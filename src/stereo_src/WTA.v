==> flow/design.v <==
`timescale 1 ns / 1 ps
module WTA
#(
	parameter  MAXDISPARITY = 64 ,
	parameter  LPDI_WIDTH = 8 ,
	parameter  INPUTDATAWID = 513,     
	parameter  OUTPUTDATAWID = 9
  )
(
	input wire                      clk                               ,          
	input wire                      en                                ,
	input wire                      pixelEN                           , 
	input  wire[INPUTDATAWID-1:0]   LPDi                              ,          
	output wire[OUTPUTDATAWID-1:0]  disparity                         ,          
	input 	wire						rst_n                                        
);
wire [LPDI_WIDTH-1:0] LPDi_2dArray_wire [0:MAXDISPARITY-1] ;
wire SOF_atPxy_wire ;
reg SOF_atPxy_reg_dly_sclkrate [0:7] ;
integer i ;
assign SOF_atPxy_wire = LPDi[INPUTDATAWID-1] ;
genvar k ;
generate 
	for (k = 0; k < MAXDISPARITY; k=k+1) 
	begin  
		assign LPDi_2dArray_wire[k] = LPDi[(k+1)*LPDI_WIDTH-1:k*LPDI_WIDTH];
	end
endgenerate
reg [LPDI_WIDTH-1:0] min_stg0_sclkrate [0:31] ;
reg [LPDI_WIDTH-1:0] min_stg1_sclkrate [0:15] ;
reg [LPDI_WIDTH-1:0] min_stg2_sclkrate [0:7] ;
reg [LPDI_WIDTH-1:0] min_stg3_sclkrate [0:3] ;
reg [LPDI_WIDTH-1:0] min_stg4_sclkrate [0:1] ;
reg [LPDI_WIDTH-1:0] min_stg5_sclkrate ;
reg [LPDI_WIDTH-1:0] min_Indx_stg0_sclkrate [0:31] ;
reg [LPDI_WIDTH-1:0] min_Indx_stg1_sclkrate [0:15] ;
reg [LPDI_WIDTH-1:0] min_Indx_stg2 [0:7] ;
reg [LPDI_WIDTH-1:0] min_Indx_stg3_sclkrate [0:3] ;
reg [LPDI_WIDTH-1:0] min_Indx_stg4_sclkrate [0:1] ;
reg [LPDI_WIDTH-1:0] min_Indx_stg5_sclkrate ;
always@(posedge clk)
if(en & pixelEN)
begin
	for(i=0;i<32;i=i+1)
	begin
		if(LPDi_2dArray_wire[2*i] > LPDi_2dArray_wire[2*i+1])
		begin
			min_stg0_sclkrate[i]      <= LPDi_2dArray_wire[2*i+1] ; 
			min_Indx_stg0_sclkrate[i] <= 2*i+1 ;
		end
		else begin
			min_stg0_sclkrate[i]      <= LPDi_2dArray_wire[2*i] ;
			min_Indx_stg0_sclkrate[i] <= 2*i ;
		end
	end
	SOF_atPxy_reg_dly_sclkrate[0] <= SOF_atPxy_wire ;
	for(i=0;i<16;i=i+1)
	begin
		if(min_stg0_sclkrate[2*i] > min_stg0_sclkrate[2*i+1])
		begin
			min_Indx_stg1_sclkrate[i] <= min_Indx_stg0_sclkrate[2*i+1] ;
			min_stg1_sclkrate[i]      <= min_stg0_sclkrate[2*i+1] ; 
		end
		else begin
			min_stg1_sclkrate[i]      <= min_stg0_sclkrate[2*i] ;
			min_Indx_stg1_sclkrate[i] <= min_Indx_stg0_sclkrate[2*i] ;
		end
	end
	SOF_atPxy_reg_dly_sclkrate[1] <= SOF_atPxy_reg_dly_sclkrate[0] ;
	for(i=0;i<8;i=i+1)
	begin
		if(min_stg1_sclkrate[2*i] > min_stg1_sclkrate[2*i+1])
		begin
			min_stg2_sclkrate[i]   <= min_stg1_sclkrate[2*i+1] ; 
			min_Indx_stg2[i] <= min_Indx_stg1_sclkrate[2*i+1] ;
		end
		else begin
			min_stg2_sclkrate[i]   <= min_stg1_sclkrate[2*i] ;
			min_Indx_stg2[i] <= min_Indx_stg1_sclkrate[2*i] ;
		end
	end
	SOF_atPxy_reg_dly_sclkrate[2] <= SOF_atPxy_reg_dly_sclkrate[1] ;
	for(i=0;i<4;i=i+1)
	begin
		if(min_stg2_sclkrate[2*i] > min_stg2_sclkrate[2*i+1])
		begin
			min_Indx_stg3_sclkrate[i]   <= min_Indx_stg2[2*i+1] ;
			min_stg3_sclkrate[i]     <= min_stg2_sclkrate[2*i+1] ; 
		end
		else begin
			min_stg3_sclkrate[i]    <= min_stg2_sclkrate[2*i] ;
			min_Indx_stg3_sclkrate[i]  <= min_Indx_stg2[2*i] ;
		end
	end
	SOF_atPxy_reg_dly_sclkrate[3] <= SOF_atPxy_reg_dly_sclkrate[2] ;
	for(i=0;i<2;i=i+1)
	begin
		if(min_stg3_sclkrate[2*i] > min_stg3_sclkrate[2*i+1])
		begin
			min_Indx_stg4_sclkrate[i] <= min_Indx_stg3_sclkrate[2*i+1] ;
			min_stg4_sclkrate[i] <= min_stg3_sclkrate[2*i+1] ; 
		end
		else begin
			min_Indx_stg4_sclkrate[i] <= min_Indx_stg3_sclkrate[2*i] ;
			min_stg4_sclkrate[i] <= min_stg3_sclkrate[2*i] ;
		end
	end
	SOF_atPxy_reg_dly_sclkrate[4] <= SOF_atPxy_reg_dly_sclkrate[3] ;
	for(i=0;i<1;i=i+1)
	begin
		if(min_stg4_sclkrate[2*i] > min_stg4_sclkrate[2*i+1])
		begin
			min_Indx_stg5_sclkrate <= min_Indx_stg4_sclkrate[2*i+1] ;
			min_stg5_sclkrate  <= min_stg4_sclkrate[2*i+1] ; 
		end 
		else begin
			min_Indx_stg5_sclkrate <= min_Indx_stg4_sclkrate[2*i] ;
			min_stg5_sclkrate  <= min_stg4_sclkrate[2*i] ;
		end
	end
	SOF_atPxy_reg_dly_sclkrate[5] <= SOF_atPxy_reg_dly_sclkrate[4] ;
end
assign disparity[7:0] = min_Indx_stg5_sclkrate;
assign disparity[8]   = SOF_atPxy_reg_dly_sclkrate[5] ;
(* MARK_DEBUG="true" *)wire sof_out_wta ;
assign sof_out_wta = disparity[8] ;
endmodule
; Step by step through the tools: WTA
; The steps from the RTL of WTA to its reports follow in flow order.
; Lines are those of the file above, counted from 1.
; Cell names lack the library's common part.
; Not given: --
[inputs]
top = WTA
clk_port = clk
lib = sky130hd
corner = tt_025C_1v80

; Elaborated design
; Counts by Yosys on the flattened word-level netlist (proc, flatten, opt, wreduce). Print and check cells are left out. Cells with the same type and inputs are merged into one.
[bits]
regBits = 1006
[classes]
cmp = 63
muxes = 125
bitwise = 1
[ops]
columns = operator, count
row1 = two-way mux 8 bit, 93
row2 = greater-than comparator 8 bit, 63
row3 = two-way mux 1 bit, 32
row4 = AND 1 bit, 1

; Depth
; Yosys ltp: most cells in a row. Word level: on the elaborated netlist, between registers, memories and ports. Mapped: between sequential cells and ports; inverters and the memories' decode and read muxes count.
[depth]
word_depth = 2
abc_area = 0
depth_mapped = 8
depth_no_buf = 7

; Synthesis result
; Yosys stat after the flow's synthesis: flattened, memories mapped to cells. It holds for the ABC_AREA given above (unset counts as 0); a run with the other value may have another netlist.
; Totals and module areas in this step are rounded.
[types]
columns = type, count, area_total_um2
row1 = edfxtp_1, 622, 1.87E+04
row2 = ha_1, 504, 6.31E+03
row3 = inv_1, 786, 2950.33
row4 = a221oi_1, 308, 2.7E+03
row5 = nor2_1, 669, 2.51E+03
row6 = a211oi_1, 275, 2064.48
row7 = o22ai_1, 317, 1.98E+03
row8 = o21ai_0, 319, 1.6E+03
row9 = o221a_2, 120, 1.35E+03
row10 = o221a_1, 88, 990.95
row11 = and4_1, 75, 656.88
row12 = nand4_1, 96, 600.576
row13 = o31ai_4, 26, 553.03
row14 = o21a_1, 56, 420.403
row15 = clkbuf_1, 109, 409.142
row16 = o21bai_1, 48, 360.346
row17 = o21ai_1, 59, 295.283
row18 = buf_2, 52, 260.25
; Not listed: further types 25, cells in them 346.
[mapped]
cells = 4875
mapped_area_um2 = 47000
seqArea_um2 = 19000
ffs = 622
n_buf = 176

; Worst setup path after synthesis
; Source: OpenSTA report_checks on the synthesized netlist (no wires, ideal clock, input and output delay 20% of the period each), path of least setup slack; recovery checks are left aside. Register names are those of the netlist, which keeps one name where synthesis merged equal registers.
[synth_timing]
path_kind = input -> register
startpoint = in pixelEN
endpoint = reg SOF_atPxy_reg_dly_sclkrate[0]
period_ps = 33900
t_arrival_ps = 20723
t_required_ps = 32834
path_slack_ps = 12111
delay_ps = 15009
path_stages = 1
synth_period_reached_ps = 21789
; "delay_ps" = arrival - input delay + setup time.
; "path_stages" counts driving pins, that of a launching flip-flop among them; a cell with two outputs on the path counts twice.
; "synth_period_reached_ps" is the clock period less the worst setup slack; recovery checks do not enter. This is arithmetic on one report: input and output delays are still those of the set period (20% each).
; Between the ends stands the longest chain of elaborated cells between them, by number of cells; it is not shown to be the way that was timed. Of several equally long chains one is given.
; A line is the first line of the expression or statement that the cell stems from. Yosys adds cells for indexed reads and writes and turns some case tables into memories.
[synth_via]
cell_sequence = and2_1
elab_chain_len = 1
cells_between = 1
lines_between = 1
cone_classes = logic: 1
[synth_lines]
columns = item, line_no
row1 = "start, declared", 12  ; input wire pixelEN ,
row2 = AND 1 bit, 42  ; if(en & pixelEN)
row3 = "end, assigned", 56  ; SOF_atPxy_reg_dly_sclkrate[0] <= SOF_atPxy_wire ;
row4 = "end, declared", 19  ; reg SOF_atPxy_reg_dly_sclkrate [0:7] ;

; Worst path after layout
; From the final timing report of flow run 1: the path of least setup slack in the routed layout; clock arrival at registers is part of the times.
; The report prints the path's times to 10 ps; the period is as set.
[layout_timing]
path_kind = input -> register
startpoint = in en
endpoint = reg min_stg0_sclkrate[28][7]
period_ps = 21800
t_arrival_ps = 7130
t_required_ps = 22000
path_slack_ps = 14880
path_stages = 4
; Between the ends stands the longest chain of elaborated cells between them, by number of cells; it is not shown to be the way that was timed. Of several equally long chains one is given.
[layout_via]
cell_sequence = clkdlybuf4s50_1 and2_4 buf_4 buf_12
elab_chain_len = 1
cells_between = 1
lines_between = 1
cone_classes = logic: 1
[layout_lines]
columns = item, line_no
row1 = "start, declared", 11  ; input wire en ,
row2 = AND 1 bit, 42  ; if(en & pixelEN)
row3 = "end, assigned", 48  ; min_stg0_sclkrate[i] <= LPDi_2dArray_wire[2*i+1] ;
row4 = "end, assigned", 52  ; min_stg0_sclkrate[i] <= LPDi_2dArray_wire[2*i] ;
row5 = "end, declared", 29  ; reg [LPDI_WIDTH-1:0] min_stg0_sclkrate [0:31] ;

; WTA through Yosys and OpenROAD on sky130hd: 2 stored runs, unordered, with their settings and measured results. The constraints put input and output delay at 20% of the set period each and load the outputs with 0.01 pF.
; "achieved_clock_period_ps" is the run's clock period less its worst setup slack. It is reckoned from that one timing run; input and output delays stay at 20% of the period that was set.
; "worst_path_time_ps" = time allowed to the worst setup path (clock period - input delay - output delay, where it has them) - its slack; a late launch clock adds to it, a late capture clock takes from it.
; "final_power_uw": no workload was simulated; the value follows from the tool's default switching activity.
; "worst_path_time_ps" is given in steps of 10 ps.
; The results are shown rounded.

[flow run 1: settings]
period_ns = 21.8
CORE_UTILIZATION = 64
CAP_MARGIN = 20
CORE_MARGIN = 2
SLEW_MARGIN = 20
[flow run 1: results]
ys_area_um2 = 47000
die_area_um2 = 76000
final_stdcell_area_um2 = 55000
utilization_pct = 75
ws_setup_ps = 15000
setup_tns_ps = 0
fin_hold_ws_ps = 430
final_power_uw = 3600
achieved_clock_period_ps = 6922
worst_path_time_ps = 2560
critical_path_kind = input -> register

[flow run 2: settings]
period_ns = 32.5
CORE_UTILIZATION = 72
SETUP_SLACK_MARGIN = 5.0
PLACE_DENSITY_LB_ADDON = 0.2
CELL_PAD_IN_SITES_GLOBAL_PLACEMENT = 3
TNS_END_PERCENT = 55
ABC_AREA = 1
GPL_TIMING_DRIVEN = 0
CTS_CLUSTER_DIAMETER = 334
SLEW_MARGIN = 35
CAP_MARGIN = 20
CORE_MARGIN = 2
[flow run 2: results]
outcome = did not finish, placement stopped with FLW-0024
