==> flow/design.v <==
module median3by3kernel (
	input wire         clk,     
	input wire         en ,  
	input wire         rst_n,   
	input wire [7:0]   A00  ,    
	input wire [7:0]   A01  ,
	input wire [7:0]   A02  ,
	input wire [7:0]   A10  ,
	input wire [7:0]   A11  ,
	input wire [7:0]   A12  ,
	input wire [7:0]   A20  ,
	input wire [7:0]   A21  ,
	input wire [7:0]   A22  ,
	input wire         pixelEN ,      
	output wire [7:0]  final_output  
);
integer i ;
wire [7:0] taps [0:8] ;
wire [7:0] median_out ;
assign taps[0]  = A00     ; 
assign taps[1]  = A01     ; 
assign taps[2]  = A02     ; 
assign taps[3]  = A10     ; 
assign taps[4]  = A11     ; 
assign taps[5]  = A12     ; 
assign taps[6]  = A20     ;  
assign taps[7]  = A21     ;  
assign taps[8]  = A22     ;  
wire [7:0] max_u[0:2] ;
wire [7:0] med_u[0:2] ;
wire [7:0] min_u[0:2] ;
reg [7:0] max_u_reg_sclkrate[0:2] ;
reg [7:0] med_u_reg_sclkrate[0:2] ;
reg [7:0] min_u_reg_sclkrate[0:2] ;
wire [7:0] stage2_max_o ;
wire [7:0] stage2_med_o ;
wire [7:0] stage2_min_o ;
reg [7:0] stage2_max_o_reg_sclkrate ;
reg [7:0] stage2_med_o_reg_sclkrate ;
reg [7:0] stage2_min_o_reg_sclkrate ;
tripleSorter u0 (
   .A0  (taps[0] ) ,
   .A1  (taps[1] ) ,
   .A2  (taps[2] ) ,
   .max (max_u[0]) ,
   .med (med_u[0]) ,
   .min (min_u[0])
);
tripleSorter u1 (
   .A0  (taps[3] ) ,
   .A1  (taps[4] ) ,
   .A2  (taps[5] ) ,
   .max (max_u[1]) ,
   .med (med_u[1]) ,
   .min (min_u[1])
);
tripleSorter u2 (
   .A0  (taps[6] ) ,
   .A1  (taps[7] ) ,
   .A2  (taps[8] ) ,
   .max (max_u[2]) ,
   .med (med_u[2]) ,
   .min (min_u[2])
);
always@(posedge clk)
if(en && pixelEN)       
begin
	for(i=0;i<3;i=i+1)
	begin
		max_u_reg_sclkrate[i] <= max_u[i] ; 
		med_u_reg_sclkrate[i] <= med_u[i] ; 
		min_u_reg_sclkrate[i] <= min_u[i] ; 
	end
end
tripleSorter u00 (
   .A0  (max_u_reg_sclkrate[0] ) ,
   .A1  (max_u_reg_sclkrate[1] ) ,
   .A2  (max_u_reg_sclkrate[2] ) ,
   .max () ,
   .med () ,
   .min (stage2_min_o)
);
tripleSorter u10 (
   .A0  (med_u_reg_sclkrate[0] ) ,
   .A1  (med_u_reg_sclkrate[1] ) ,
   .A2  (med_u_reg_sclkrate[2] ) ,
   .max ( ) ,
   .med (stage2_med_o ) ,
   .min ( )
);
tripleSorter u20 (
   .A0  (min_u_reg_sclkrate[0] ) ,
   .A1  (min_u_reg_sclkrate[1] ) ,
   .A2  (min_u_reg_sclkrate[2] ) ,
   .max (stage2_max_o          ) ,
   .med () ,
   .min ()
);
always@(posedge clk)
if(en && pixelEN)       
begin
	stage2_max_o_reg_sclkrate <= stage2_max_o ; 
	stage2_med_o_reg_sclkrate <= stage2_med_o ; 
	stage2_min_o_reg_sclkrate <= stage2_min_o ; 
end
reg [7:0] median_out_reg_sclkrate ;
tripleSorter u30 (
   .A0  (stage2_max_o_reg_sclkrate ) ,
   .A1  (stage2_med_o_reg_sclkrate ) ,
   .A2  (stage2_min_o_reg_sclkrate ) ,
   .max () ,
   .med (median_out) ,
   .min ()
);
always@(posedge clk)
if(en && pixelEN)      
begin
	median_out_reg_sclkrate <= median_out ;
end
assign final_output = median_out_reg_sclkrate ;
endmodule
module tripleSorter (
	input wire[7:0]  A0 ,
	input wire[7:0]  A1 ,
	input wire[7:0]  A2 ,
	output wire[7:0] max ,
	output wire[7:0] med ,
	output wire[7:0] min 	
);
reg[7:0] A0A1_max , A0A1_min ;
reg[7:0] A0A1minCmpA2_min , A0A1minCmpA2_max ;
reg[7:0] max_out, med_out ;
always@(*)
begin
	if(A0 > A1)
	begin
		A0A1_max = A0 ;
		A0A1_min = A1 ;
	end
	else begin
		A0A1_max = A1 ;
		A0A1_min = A0 ;
	end
end
always@(*)
begin
	if(A0A1_min > A2)
	begin
		A0A1minCmpA2_max = A0A1_min ;
		A0A1minCmpA2_min = A2 ;
	end
	else begin
		A0A1minCmpA2_max = A2 ;
		A0A1minCmpA2_min = A0A1_min ;
	end
end
always@(*)
begin
	if(A0A1minCmpA2_max > A0A1_max)
	begin
		max_out = A0A1minCmpA2_max ;
		med_out = A0A1_max ;
	end
	else begin
		max_out = A0A1_max ;
		med_out = A0A1minCmpA2_max  ;
	end
end
assign max = max_out ;
assign min = A0A1minCmpA2_min ;
assign med = med_out ;
endmodule
Reports on median3by3kernel
What the tools print for median3by3kernel, step after step.
Line numbers count from 1 in the design file above.
Operators carry their Yosys type and port widths (W data, S select, Z words).
Library cell names are shortened.
A cell with -- has no value.

design
  top = median3by3kernel
  clock input = clk
  library = sky130hd
  corner = tt_025C_1v80

Word-level counts
Counts by Yosys on the flattened word-level netlist (proc, flatten, opt, wreduce). Print and check cells are left out. Cells with the same type and inputs are merged into one.

operators by class
  multiplexer cells = 32
  reduce/logical cells = 1
  magnitude comparators = 20

operator list
  kind                 count
  $mux W8              32
  $gt A8 B8 Y1         20
  $logic_and A1 B1 Y1  1

word-level totals
  register bits after elaboration = 104
  input port bits = 76
  elaborated cells = 66
  output and inout bits = 8

Logic depth
Depth = most cells in a row (Yosys ltp): at word level without a register or memory, in the mapped netlist without a sequential cell, where the memories' decode and read muxes count.

depth
  depth after elaboration = 6
  ABC_AREA = 0
  mapped depth = 28
  gate-level depth less buffers = 24

Mapped cells and area
The flow's flattened synthesis, as Yosys stat reports it; memories are mapped. The netlist is that of the ABC_AREA named above (0 if unset); the other value can give another one.

synthesis totals
  cell area after synthesis = 0.0104187 mm^2
  area of sequential cells = 0.003123 mm^2
  buffer cells = 33
  mapped flip-flops = 104
  cell count = 1,090

cell types
  cell      count  total area (um^2)
  edfxtp_1  104    3.12E+03
  ha_1      160    2,001.92
  mux2_2    65     731.952
  a21oi_1   110    550.528
  o221a_1   47     529.258
  mux2i_1   52     520.499
  inv_1     123    461.693
  nor2_1    81     304.042
  nand4_1   37     231.472
  nand2_1   59     221.462
  o21ai_0   30     150.144
  a221oi_1  17     148.893
  nor2b_1   20     125.12
  nand3_1   23     115.11
  o211ai_1  14     105.101
  o221a_2   9      101.347
  o21ai_1   14     70.067
  buf_2     13     65.062

Not listed: further types 36, cells in them 112.
The figures by module come from a second, unflattened synthesis with its own total; it is not the netlist above.

unflattened totals
  cell total of the unflattened synthesis = 1,484
  area total of the unflattened synthesis = 0.0117563 mm^2

Each row is one instance without its submodules.

modules
  module            times used  area (mm^2)  seq. area (mm^2)  cells
  tripleSorter      7           0.0012324    0                 197
  median3by3kernel  1           0.0031293    0.003123          105

Timing after synthesis
Source: OpenSTA report_checks on the synthesized netlist (no wires, ideal clock, input and output delay 20% of the period each), path of least setup slack; recovery checks are left aside. Register names are those of the netlist, which keeps one name where synthesis merged equal registers.

timing after synthesis
  kind = input -> register
  start point = input port A21[1]
  end point = register max_u_reg_sclkrate[2][0]
  period = 6,720 ps
  slack = 491 ps
  driving pins on the path = 27
  launch time at the first pin = 1,344 ps
  required time = 6,462 ps
  external input delay = 1,344 ps
  path buffers = 4
  path delay = 4,885 ps
  setup time = 258 ps
  arrival time = 5,971 ps
  synthesis period reached = 6,229 ps

"path delay" is the arrival time less input delay plus setup time.
"driving pins on the path": output pins that drive a net of the path, with the launching flip-flop's if there is one; two outputs of one cell count as two.
"synthesis period reached" = period - worst setup slack (recovery checks aside). The figure is calculated, with input and output delays left at 20% of the set period.
The rows between start and end are the longest chain of elaborated cells between them; the timing report does not say that the signal goes this way. Where chains are equally long, one stands for them.
A line is the first line of the expression or statement that the cell stems from. Yosys adds cells for indexed reads and writes and turns some case tables into memories.

on the way, after synthesis
  cells stage by stage = inv_1 -> ha_1 -> nor2b_1 -> o211ai_1 -> a21oi_1 -> o31ai_2 -> buf_2 -> buf_4 -> nor2_1 -> a21oi_1 -> inv_1 -> ha_1 -> and3_1 -> a221oi_1 -> o221ai_1 -> nand2_1 -> clkbuf_1 -> o21ai_1 -> ha_1 -> nor2b_1 -> o211ai_1 -> a211oi_1 -> or2_1 -> buf_2 -> nor2_1 -> a21oi_2 -> o221a_1
  length of the longest elaborated chain = 6
  elaborated cells between the ends (all ways) = 7
  source lines of those cells = 3
  those cells by class = compare (3); mux (4)

ends and longest elaborated chain, after synthesis
  item             RTL line  source
  start, declared  12        input wire [7:0] A21 ,
  $gt A8 B8 Y1     135       if(A0 > A1)
  $mux W8          135
  $gt A8 B8 Y1     147       if(A0A1_min > A2)
  $mux W8          147
  $gt A8 B8 Y1     159       if(A0A1minCmpA2_max > A0A1_max)
  $mux W8          159
  end, assigned    70        max_u_reg_sclkrate[i] <= max_u[i] ;
  end, declared    32        reg [7:0] max_u_reg_sclkrate[0:2] ;

Worst path after layout
From the final timing report of entry A: the path of least setup slack in the routed layout; clock arrival at registers is part of the times.
The report prints the path's times to 10 ps; the period is as set.

timing post-layout
  kind = input -> register
  start point = input port A11[5]
  end point = register max_u_reg_sclkrate[1][1]
  path buffers = 4
  period = 4,270 ps
  launch time at the first pin = 850 ps
  required time = 4,370 ps
  external input delay = 850 ps
  setup time = 260 ps
  driving pins on the path = 24
  arrival time = 5,320 ps
  slack = -960 ps

The rows between start and end are the longest chain of elaborated cells between them; the timing report does not say that the signal goes this way. Where chains are equally long, one stands for them.

on the way, post-layout
  cells stage by stage = clkbuf_4 -> inv_1 -> ha_4 -> a211oi_2 -> nor2_2 -> o31ai_4 -> buf_6 -> mux2_4 -> ha_4 -> nor2b_4 -> o211ai_1 -> a21oi_2 -> o22ai_4 -> buf_8 -> nor2_4 -> a21oi_2 -> ha_1 -> nor2b_1 -> o211ai_1 -> a21oi_2 -> o21a_1 -> buf_4 -> mux2_4 -> o221a_1
  length of the longest elaborated chain = 6
  elaborated cells between the ends (all ways) = 7
  source lines of those cells = 3
  those cells by class = compare (3); mux (4)

ends and longest elaborated chain, post-layout
  item             RTL line  source
  start, declared  9         input wire [7:0] A11 ,
  $gt A8 B8 Y1     135       if(A0 > A1)
  $mux W8          135
  $gt A8 B8 Y1     147       if(A0A1_min > A2)
  $mux W8          147
  $gt A8 B8 Y1     159       if(A0A1minCmpA2_max > A0A1_max)
  $mux W8          159
  end, assigned    70        max_u_reg_sclkrate[i] <= max_u[i] ;
  end, declared    32        reg [7:0] max_u_reg_sclkrate[0:2] ;

FLOW RESULTS
============

Flow measurements of median3by3kernel on sky130hd: 2 stored runs with different settings, listed in no order. Input and output delays are each 20% of the period that was set; the output load is 0.01 pF.
"critical setup path time" is the time allowed to the run's worst setup path (the clock period less input and output delay, where it has them) less its slack. Clock arrival times count: a late capture clock shortens it, a late launch clock lengthens it.
"critical setup path time" is known to 10 ps.
Settings: -- = not set for that run.

setting or result                          entry A            entry B
period_ns                                  4.27               6.83
CORE_UTILIZATION                           19                 56
PLACE_DENSITY_LB_ADDON                     0.27               --
CORE_MARGIN                                8                  2
GPL_TIMING_DRIVEN                          0                  --
CTS_CLUSTER_SIZE                           32                 --
CTS_CLUSTER_DIAMETER                       254                --
CAP_MARGIN                                 20                 20
SLEW_MARGIN                                20                 20
worst slack on setup checks (ps)           -955               462
synthesis area (mm^2)                      0.0104187          0.0104187
critical setup path time (ps)              4,370              5,000
critical path kind                         input -> register  input -> register
die outline area (mm^2)                    0.062585           0.0197122
worst hold slack in the final report (ps)  624                624
setup TNS (ps)                             -56,841            0
post-layout utilization (%)                28.6               67.1
