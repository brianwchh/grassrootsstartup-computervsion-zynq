==> flow/design.v <==
`timescale 1 ns / 1 ps
module LeftRightCheck
#(
	parameter  MAXDISPARITY = 64 ,
	parameter  INPUTDATAWID = 9,     
	parameter  DISP_WIDTH   = 8 ,
	parameter  OUTPUTDATAWID = 9
  )
(
	input wire                      clk                               ,          
	input wire                      en                                ,
	input wire                      pixelEN                           ,
	input wire[INPUTDATAWID-1:0]    Disparity_Left                     ,         
	input wire[INPUTDATAWID-1:0]    Disparity_Right                    ,         
	output wire[OUTPUTDATAWID-1:0]  dispOutput_left                   ,  
	output wire                     dispOutput_left_valid             ,
	input  wire							rst_n                                        
);
integer i ;
reg [INPUTDATAWID-2:0] Disparity_Right_shiftRegisterArray_sclkrate [0:MAXDISPARITY-1] ;
reg [INPUTDATAWID-2:0] Disparity_Left_shiftRegisterArray_sclkrate [0:MAXDISPARITY-1] ;
reg [0:0] SOF_dly_sclkrate [0:MAXDISPARITY-1] ;
wire SOF_atLeftPxy ;
reg SOF_atLeftPxy_Dly1_sclkrate ;
wire[DISP_WIDTH-1:0] dispValueAtLeft , dispValueAtRight ;
wire [DISP_WIDTH-1:0]  finalDispOutput_wire ;
reg [DISP_WIDTH-1:0]  finalDispOutput_reg_sclkrate ;
wire signed [DISP_WIDTH:0] LeftMinusRight ;
wire [DISP_WIDTH:0] abs_LeftMinusRight ; 
assign SOF_atLeftPxy = SOF_dly_sclkrate[0];
always@(posedge clk)
if(en && pixelEN)
begin
	Disparity_Right_shiftRegisterArray_sclkrate[0] <=  Disparity_Right[INPUTDATAWID-2:0] ;
	Disparity_Left_shiftRegisterArray_sclkrate[0] <=  Disparity_Left [INPUTDATAWID-2:0];
	SOF_dly_sclkrate[0] <= Disparity_Left[INPUTDATAWID-1];
	for(i=1; i < MAXDISPARITY ; i = i+1)
	begin 
		Disparity_Right_shiftRegisterArray_sclkrate[i] <= Disparity_Right_shiftRegisterArray_sclkrate[i-1] ;
		Disparity_Left_shiftRegisterArray_sclkrate[i] <= Disparity_Left_shiftRegisterArray_sclkrate[i-1] ;
		SOF_dly_sclkrate[i] <= SOF_dly_sclkrate[i-1] ;
	end
end
assign dispValueAtLeft  = Disparity_Left_shiftRegisterArray_sclkrate[0] ;
assign dispValueAtRight = Disparity_Right_shiftRegisterArray_sclkrate[ dispValueAtLeft ] ;    
assign	LeftMinusRight = $signed({1'b0,dispValueAtLeft}) - $signed({1'b0,dispValueAtRight}) ;   
assign  abs_LeftMinusRight = (LeftMinusRight[DISP_WIDTH]==1'b0) ? LeftMinusRight : ~(LeftMinusRight) + 1'b1  ;   
assign  finalDispOutput_wire = (abs_LeftMinusRight > 1)? 8'h0 : dispValueAtLeft[DISP_WIDTH-1:0]  ;
always@(posedge clk)
if(en && pixelEN)
begin
	SOF_atLeftPxy_Dly1_sclkrate   <= SOF_atLeftPxy ;
	finalDispOutput_reg_sclkrate <= finalDispOutput_wire ;
end 
assign dispOutput_left[OUTPUTDATAWID-2:0] = finalDispOutput_reg_sclkrate ;
assign dispOutput_left[OUTPUTDATAWID-1]   =  SOF_atLeftPxy_Dly1_sclkrate ;
reg data_out_is_valid =0;
always@(posedge clk)
if(en && pixelEN)
begin
	if(~rst_n)
		data_out_is_valid <= 1'b0 ;
	else if(SOF_atLeftPxy)
		data_out_is_valid <= 1'b1 ;
end
assign dispOutput_left_valid = data_out_is_valid & en & pixelEN ;
endmodule
# == Step by step through the tools: LeftRightCheck ==
# Tool output for the design above, in the order of the flow.
# Lines are those of the file above, counted from 1.
# Cell names lack the library's common part.
# A cell with n/a has no value.
# design
design,LeftRightCheck
clock_port,clk
cell_library,sky130hd
corner,tt_025C_1v80

# == Word-level counts ==
# Yosys after proc, flatten, opt, wreduce and memory -nomap, before mapping. Print and check cells are not counted. Equal cells are merged and count once.
# bits
clocked_rd_ports_x_width,0
wordCells,145
romBits,0
latch_bits,0
n_memories,0
out_inout_bits,10
ram_bits,0
regBits,531
# classes
n_eq,64
multipliers,0
n_logic,3
div,0
compare,1
n_mux,3
shifts,0
reduce_and_logical,3
addsub,2
# op_table
cell,count
case mux 8 bit (select 64 bit),1
equality test 6 bit with constant B,32
equality test 6 x 5 -> 1 bit with constant B,16
equality test 6 x 4 -> 1 bit with constant B,8
equality test 6 x 3 -> 1 bit with constant B,4
equality test 6 x 2 -> 1 bit with constant B,2
subtractor 8 x 8 -> 9 bit,1
adder 9 x 1 -> 9 bit with constant B,1
> comparator 9 x 1 -> 1 bit with constant B,1
NOT 9 bit,1
2-to-1 mux 9 bit,1
equality test 6 x 1 -> 1 bit with constant B,1
logical NOT 6 bit,1
bitwise AND 1 bit,2
!= test 2 x 1 -> 1 bit with constant B,1
AND reduction 2 bit,1
logical AND 1 bit,1
2-to-1 mux 1 bit,1

# == Depth ==
# Longest topological path by Yosys (ltp), each cell counted once; first at word level (registers and memories cut), then after technology mapping (sequential cells cut; the memories' decode and read muxes count).
# depth
ltp_word,7
abc_area,0
depth_mapped,17

# == Mapped cells and area ==
# Yosys stat after the flow's synthesis: flattened, memories mapped to cells. It holds for the ABC_AREA given above (unset counts as 0); a run with the other value may have another netlist.
# mapped
flip_flops,531
area_um2,19690.1
mapped_cells,1092
# by_type
cell,count,area_total_um2
edfxtp_1,531,1.59E+04
a22oi_1,248,1.86E+03
nand4_1,52,325.312
nor2_1,77,289.027
nand2_1,41,153.898
ha_1,9,112.608
nor3b_2,6,75.072
nand4bb_1,6,67.565
nor4_1,10,62.56
nor3_1,11,55.053
a21oi_1,10,50.048
nand4b_1,5,43.792
or4b_1,4,40.038
nand2b_1,6,37.536
clkbuf_1,9,33.782
a21oi_4,2,32.531
a311oi_4,1,26.275
xnor2_1,3,26.275
# Other cell types: 37; their cells: 61.

# == Timing after synthesis ==
# OpenSTA on the mapped netlist: ideal clock, no wires. The path of least setup slack (recovery checks aside). Input and output delay are each 20% of the period. Register names are those of the netlist, which keeps one name where synthesis merged equal registers.
# synth_timing
path_type,input port to flip-flop
startpoint,in pixelEN
endpoint,reg data_out_is_valid
clock_period_ns,15.9
t_first_pin_ns,3.180
setup_time_ns,0.324
delay_ns,12.887
n_path_buf,0
in_delay_ns,3.180
slack_ns,-0.167
arrival_time_ns,15.743
path_stages,2
synth_period_reached_ns,16.067
# "delay_ns" = arrival - input delay + setup time.
# "path_stages": output pins that drive a net of the path, with the launching flip-flop's if there is one; two outputs of one cell count as two.
# "synth_period_reached_ns" = period - worst setup slack (recovery checks aside). The figure is calculated, with input and output delays left at 20% of the set period.
# The rows between start and end are the longest chain of elaborated cells between them; the timing report does not say that the signal goes this way. Where chains are equally long, one stands for them.
# Each line given opens the expression or statement behind the cell; cells for indexed reads and writes are added by Yosys, which also makes memories of some case tables.
# synth_between
cell_sequence,and2_1 a21boi_0
elab_chain_len,2
cone_cells,2
# synth_lines
element,line_no,rtl
"start, declared",12,"input wire pixelEN ,"
logical AND 1 bit,59,if(en && pixelEN)
AND reduction 2 bit,n/a,
"end, assigned",62,data_out_is_valid <= 1'b0 ;
"end, assigned",64,data_out_is_valid <= 1'b1 ;
"end, declared",57,reg data_out_is_valid =0;

# == Timing after layout ==
# From the final timing report of job 1: the path of least setup slack in the routed layout; clock arrival at registers is part of the times.
# layout_timing
path_type,input port to output port
startpoint,in en
endpoint,out dispOutput_left_valid
clock_period_ns,18.4
t_first_pin_ns,3.68
arrival_time_ns,4.83
in_delay_ns,3.68
slack_ns,9.89
n_path_buf,2
path_stages,3
# The rows between start and end are the longest chain of elaborated cells between them; the timing report does not say that the signal goes this way. Where chains are equally long, one stands for them.
# layout_between
cell_sequence,clkdlybuf4s50_1 and3_1 clkdlybuf4s50_1
elab_chain_len,2
cone_cells,2
# layout_lines
element,line_no,rtl
"start, declared",11,"input wire en ,"
bitwise AND 1 bit x2,66,assign dispOutput_left_valid = data_out_is_valid & en & pixelEN ;
"end, declared",16,"output wire dispOutput_left_valid ,"

# Design LeftRightCheck on sky130hd. What follows are 2 stored runs of the flow, each under its own settings; their order means nothing. The constraints put input and output delay at 20% of the set period each and load the outputs with 0.01 pF.
# By "achieved_period_ns" is meant the clock period of the run minus its worst setup slack. This is arithmetic on one report: input and output delays are still those of the set period (20% each).
# By "worst_path_allowed_less_slack_ns" is meant the share of the clock period that the worst setup path is allowed (20% is reserved at inputs, 20% at outputs), minus its slack. Clock arrival times at its registers enter into it.
# "power.total_w" rests on the timing tool's default activity at the inputs, not on a simulated workload.
# Settings: n/a = not set for that run.
stored run,period_ns,CORE_UTILIZATION,PLACE_DENSITY_LB_ADDON,CORE_MARGIN,TNS_END_PERCENT,CTS_CLUSTER_DIAMETER,CAP_MARGIN,SLEW_MARGIN,MAX_ROUTING_LAYER,SETUP_SLACK_MARGIN,GPL_TIMING_DRIVEN,power.total_w,fin_util_frac,holdWs_ns,tns_ns,worst_path_allowed_less_slack_ns,worst_path_kind,synth_area_um2,final_setup_ws_ns,final_die_area_um2,achieved_period_ns,finalCellArea_um2
job 1,18.4,62,0.23,5,80,20,0,15,met5,n/a,n/a,0.004137,0.82,0.431,0.000,1.15,input port to output port,19690.1,9.889,35423.0,8.511,25808.5
job 2,26.2,65,0.23,2,80,275,20,20,n/a,3.68,0,0.001786,0.759,0.444,0.000,1.16,input port to output port,19690.1,14.564,31700.0,11.636,22549.1
